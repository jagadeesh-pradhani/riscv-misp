==> flow/design.v <==
module Mux (a,b,s,c);
    input [31:0]a,b;
    input s;
    output [31:0]c;
    assign c = (~s) ? a : b ;
endmodule
module PC_Adder (a,b,c);
    input [31:0] a,b;
    output [31:0] c;
    assign c = a + b;
endmodule
module PC_Module(clk,rst,NPC,PC);
    input clk,rst;
    input [31:0] NPC;
    output [31:0] PC;
    reg [31:0] PC;
    always @(posedge clk)
    begin
        if(rst == 1'b0)
            PC <= {32{1'b0}};
        else
            PC <= NPC;
    end
endmodule
module Instruction_Memory(rst,A,RD);
  input rst;
  input [31:0]A;
  output [31:0]RD;
  reg [31:0] mem [1023:0];
  assign RD = (rst == 1'b0) ? {32{1'b0}} : mem[A[31:2]];
  initial begin
    mem[0] = 32'hFFC4A303;
  end
endmodule
module IF_cycle(clk, rst, EX_MEM_ALUout, EX_MEM_Cond, NPC, IR);
    input clk, rst;
    input EX_MEM_Cond;
    input [31:0] EX_MEM_ALUout;
    output [31:0] NPC, IR;
    wire [31:0] PC_Plus4, PC_Next, NEW_PC;
    wire [31:0] IF_IR;
    reg [31:0] NPC_reg, IR_reg;
    Mux PC_Mux(
            .a(PC_Plus4),
            .b(EX_MEM_ALUout),
            .s(EX_MEM_Cond),
            .c(PC_Next)
            );
    PC_Module Program_Counter(
                        .clk(clk),
                        .rst(rst),
                        .NPC(PC_Next),
                        .PC(NEW_PC)
                        );
    Instruction_Memory IMEM(
                        .rst(rst),
                        .A(NEW_PC),
                        .RD(IF_IR)
                        );
    PC_Adder PC_adder(
                    .a(NEW_PC),
                    .b(32'h00000004),
                    .c(PC_Plus4)
                    );
    always @(posedge clk or negedge rst)  begin
        if(rst == 1'b0)begin
            NPC_reg <= 32'h00000000;
            IR_reg <= 32'h00000000;
        end
        else begin
            NPC_reg <= PC_Next;
            IR_reg <= IF_IR;
        end
    end
    assign NPC = (rst == 1'b0) ? 32'h00000000 : NPC_reg;
    assign IR = (rst == 1'b0) ? 32'h00000000 : IR_reg;
endmodule
# Step by step through the tools: IF_cycle
# The steps from the RTL of IF_cycle to its reports follow in flow order.
# Line numbers count from 1 in the design file above.
# Operators carry their Yosys type and port widths (W data, S select, Z words).
# Cell names lack the library's common part.
# A cell with n/a has no value.
dict set report design {
  top {IF_cycle}
  clk_port {clk}
  cell_library {sky130hd}
  lib_corner {tt_025C_1v80}
}

# Word level
# Yosys after proc, flatten, opt, wreduce and memory -nomap, before mapping. Enables and synchronous resets that opt folds into registers are not counted as muxes. Memory bits, and registers merged into a memory's read port (data or address), are not among the register bits. Print and check cells are not counted. Equal cells are merged and count once.
dict set report bits {
  out_inout_bits 64
  wordCells 8
  reg_bits 96
}
dict set report op_classes {
  n_addsub 1
  mux 4
}
# operator n
set op_table {}
lappend op_table {{$mux W32} 4}
lappend op_table {{$add A32 B3 Y32 const B} 1}

# Depth
# Longest topological path by Yosys (ltp), each cell counted once; first at word level (registers and memories cut), then after technology mapping (sequential cells cut; the memories' decode and read muxes count).
dict set report depth {
  ltp_word 2
  ABC_AREA 0
  depth_mapped 6
  mapped_depth_nobuf 5
}

# Synthesis result
# Yosys stat after the flow's synthesis: flattened, memories mapped to cells. It holds for the ABC_AREA given above (unset counts as 0); a run with the other value may have another netlist.
dict set report mapped {
  seq_area_um2 1466.4
  ffs 65
  mapped_cells 363
  buf_cells 51
  yosys_area_um2 3321.9
}
# cell_type n area_total_um2
set types {}
lappend types {dfrtp_1 33 825.792}
lappend types {dfxtp_1 32 640.614}
lappend types {and2_1 43 269.008}
lappend types {buf_4 31 232.723}
lappend types {nor2_1 24 90.086}
lappend types {nand3_1 16 80.077}
lappend types {nand2_1 21 78.826}
lappend types {a21oi_1 15 75.072}
lappend types {nand4_1 12 75.072}
lappend types {a211oi_1 9 67.565}
lappend types {clkbuf_1 18 67.565}
lappend types {nor4_1 9 56.304}
lappend types {xor2_1 6 52.55}
lappend types {a31oi_1 8 50.048}
lappend types {or4_1 6 45.043}
lappend types {xnor2_1 5 43.792}
lappend types {nor3_1 8 40.038}
lappend types {mux2_2 3 33.782}
# Other cell types: 37; their cells: 64.
# The figures by module come from a second, unflattened synthesis with its own total; it is not the netlist above.
dict set report unflattened {
  cells_unflattened 508
  area_unflattened_um2 5516.5
}
# Each row is one instance without its submodules.
# mod instances seq_area_um2 area_um2 cells
set by_module {}
lappend by_module {IF_cycle 1 1601.5 2119.5 136}
lappend by_module {PC_Adder 1 0.0 1712.9 236}
lappend by_module {PC_Module 1 640.6 895.9 67}
lappend by_module {Mux 1 0.0 544.3 36}
lappend by_module {Instruction_Memory 1 0.0 244.0 33}

# Worst setup path after synthesis
# Source: OpenSTA report_checks on the synthesized netlist (no wires, ideal clock, input and output delay 20% of the period each), path of least setup slack; recovery checks are left aside. Register names are those of the netlist, which keeps one name where synthesis merged equal registers.
dict set report synth_timing {
  path_type {flip-flop to flip-flop}
  start {register Program_Counter.PC[10]}
  end {register Program_Counter.PC[29]}
  driving_pins 6
  required_ns 2.149
  tclk_ns 2.24
  path_delay_ns 2.043
  arrival_ns 1.952
  slack_ns 0.198
  path_buffers 1
  synth_period_reached_ns 2.042
}
# "path_delay_ns" = arrival - input delay + setup time.
# "driving_pins": output pins that drive a net of the path, with the launching flip-flop's if there is one; two outputs of one cell count as two.
# "synth_period_reached_ns" = period - worst setup slack (recovery checks aside). The figure is calculated, with input and output delays left at 20% of the set period.
# The rows between start and end are the longest chain of elaborated cells between them; the timing report does not say that the signal goes this way. Where chains are equally long, one stands for them.
# Each line given opens the expression or statement behind the cell; cells for indexed reads and writes are added by Yosys, which also makes memories of some case tables.
dict set report synth_between {
  path_cell_list {dfxtp_1 nand4_4 or4_1 buf_2 or4_4 a311oi_1}
  elab_chain_cells 2
}
# item line
set synth_rtl {}
lappend synth_rtl {{start, declared} 15} ;# output [31:0] PC;
lappend synth_rtl {{start, assigned} 20} ;# PC <= {32{1'b0}};
lappend synth_rtl {{start, assigned} 22} ;# PC <= NPC;
lappend synth_rtl {{$add A32 B3 Y32} 10} ;# assign c = a + b;
lappend synth_rtl {{$mux W32} 5} ;# assign c = (~s) ? a : b ;
lappend synth_rtl {{end, assigned} 20}
lappend synth_rtl {{end, assigned} 22}
lappend synth_rtl {{end, declared} 15}

# Path in the finished layout
# From the final timing report of flow run B: the path of least setup slack in the routed layout; clock arrival at registers is part of the times.
dict set report layout_timing {
  path_type {flip-flop to flip-flop}
  start {register Program_Counter.PC[14]}
  end {register Program_Counter.PC[29]}
  driving_pins 5
  arrival_ns 2.38
  required_ns 2.69
  tclk_ns 2.45
  path_buffers 0
  slack_ns 0.32
}
# The rows between start and end are the longest chain of elaborated cells between them; the timing report does not say that the signal goes this way. Where chains are equally long, one stands for them.
dict set report layout_between {
  path_cell_list {dfxtp_1 nand2_1 or4_1 or4_4 a311oi_1}
  elab_chain_cells 2
}
# item line
set layout_rtl {}
lappend layout_rtl {{start, declared} 15} ;# output [31:0] PC;
lappend layout_rtl {{start, assigned} 20} ;# PC <= {32{1'b0}};
lappend layout_rtl {{start, assigned} 22} ;# PC <= NPC;
lappend layout_rtl {{$add A32 B3 Y32} 10} ;# assign c = a + b;
lappend layout_rtl {{$mux W32} 5} ;# assign c = (~s) ? a : b ;
lappend layout_rtl {{end, assigned} 20}
lappend layout_rtl {{end, assigned} 22}
lappend layout_rtl {{end, declared} 15}

# Top module IF_cycle; platform sky130hd; tools Yosys and OpenROAD; 2 stored runs in no particular order. Input and output delays are each 20% of the period that was set; the output load is 0.01 pF.
# By "period_reached_ns" is meant the clock period of the run minus its worst setup slack. This is arithmetic on one report: input and output delays are still those of the set period (20% each).
# By "timing.worst_path_ns" is meant the share of the clock period that the worst setup path is allowed (20% is reserved at inputs, 20% at outputs), minus its slack. Clock arrival times at its registers enter into it.
# "design_power_uw": no workload was simulated; the value follows from the tool's default switching activity.
run="flow run A" settings period_ns=1.47 CORE_UTILIZATION=39 CORE_MARGIN=10 CELL_PAD_IN_SITES_DETAIL_PLACEMENT=2 ABC_AREA=1 GPL_TIMING_DRIVEN=1 CTS_CLUSTER_SIZE=51 SLEW_MARGIN=20 MIN_ROUTING_LAYER="met1" CAP_MARGIN=20
run="flow run A" outcome="no final report: clock tree synthesis broke off with DPL-0033"
run="flow run B" settings period_ns=2.45 SETUP_SLACK_MARGIN=-0.05 CAP_MARGIN=20 CORE_MARGIN=2 CORE_UTILIZATION=40 SLEW_MARGIN=20
run="flow run B" results post_synth_area_um2=3321.9 dieArea_um2=9049.7 layout_stdcell_area_um2=4406.7 layout_utilization_pct=54.2 worst_setup_slack_ns=0.318 setupTns_ns=0.000 design_power_uw=2657 period_reached_ns=2.132 timing.worst_path_ns=2.13 worst_setup_path_type="flip-flop to flip-flop"
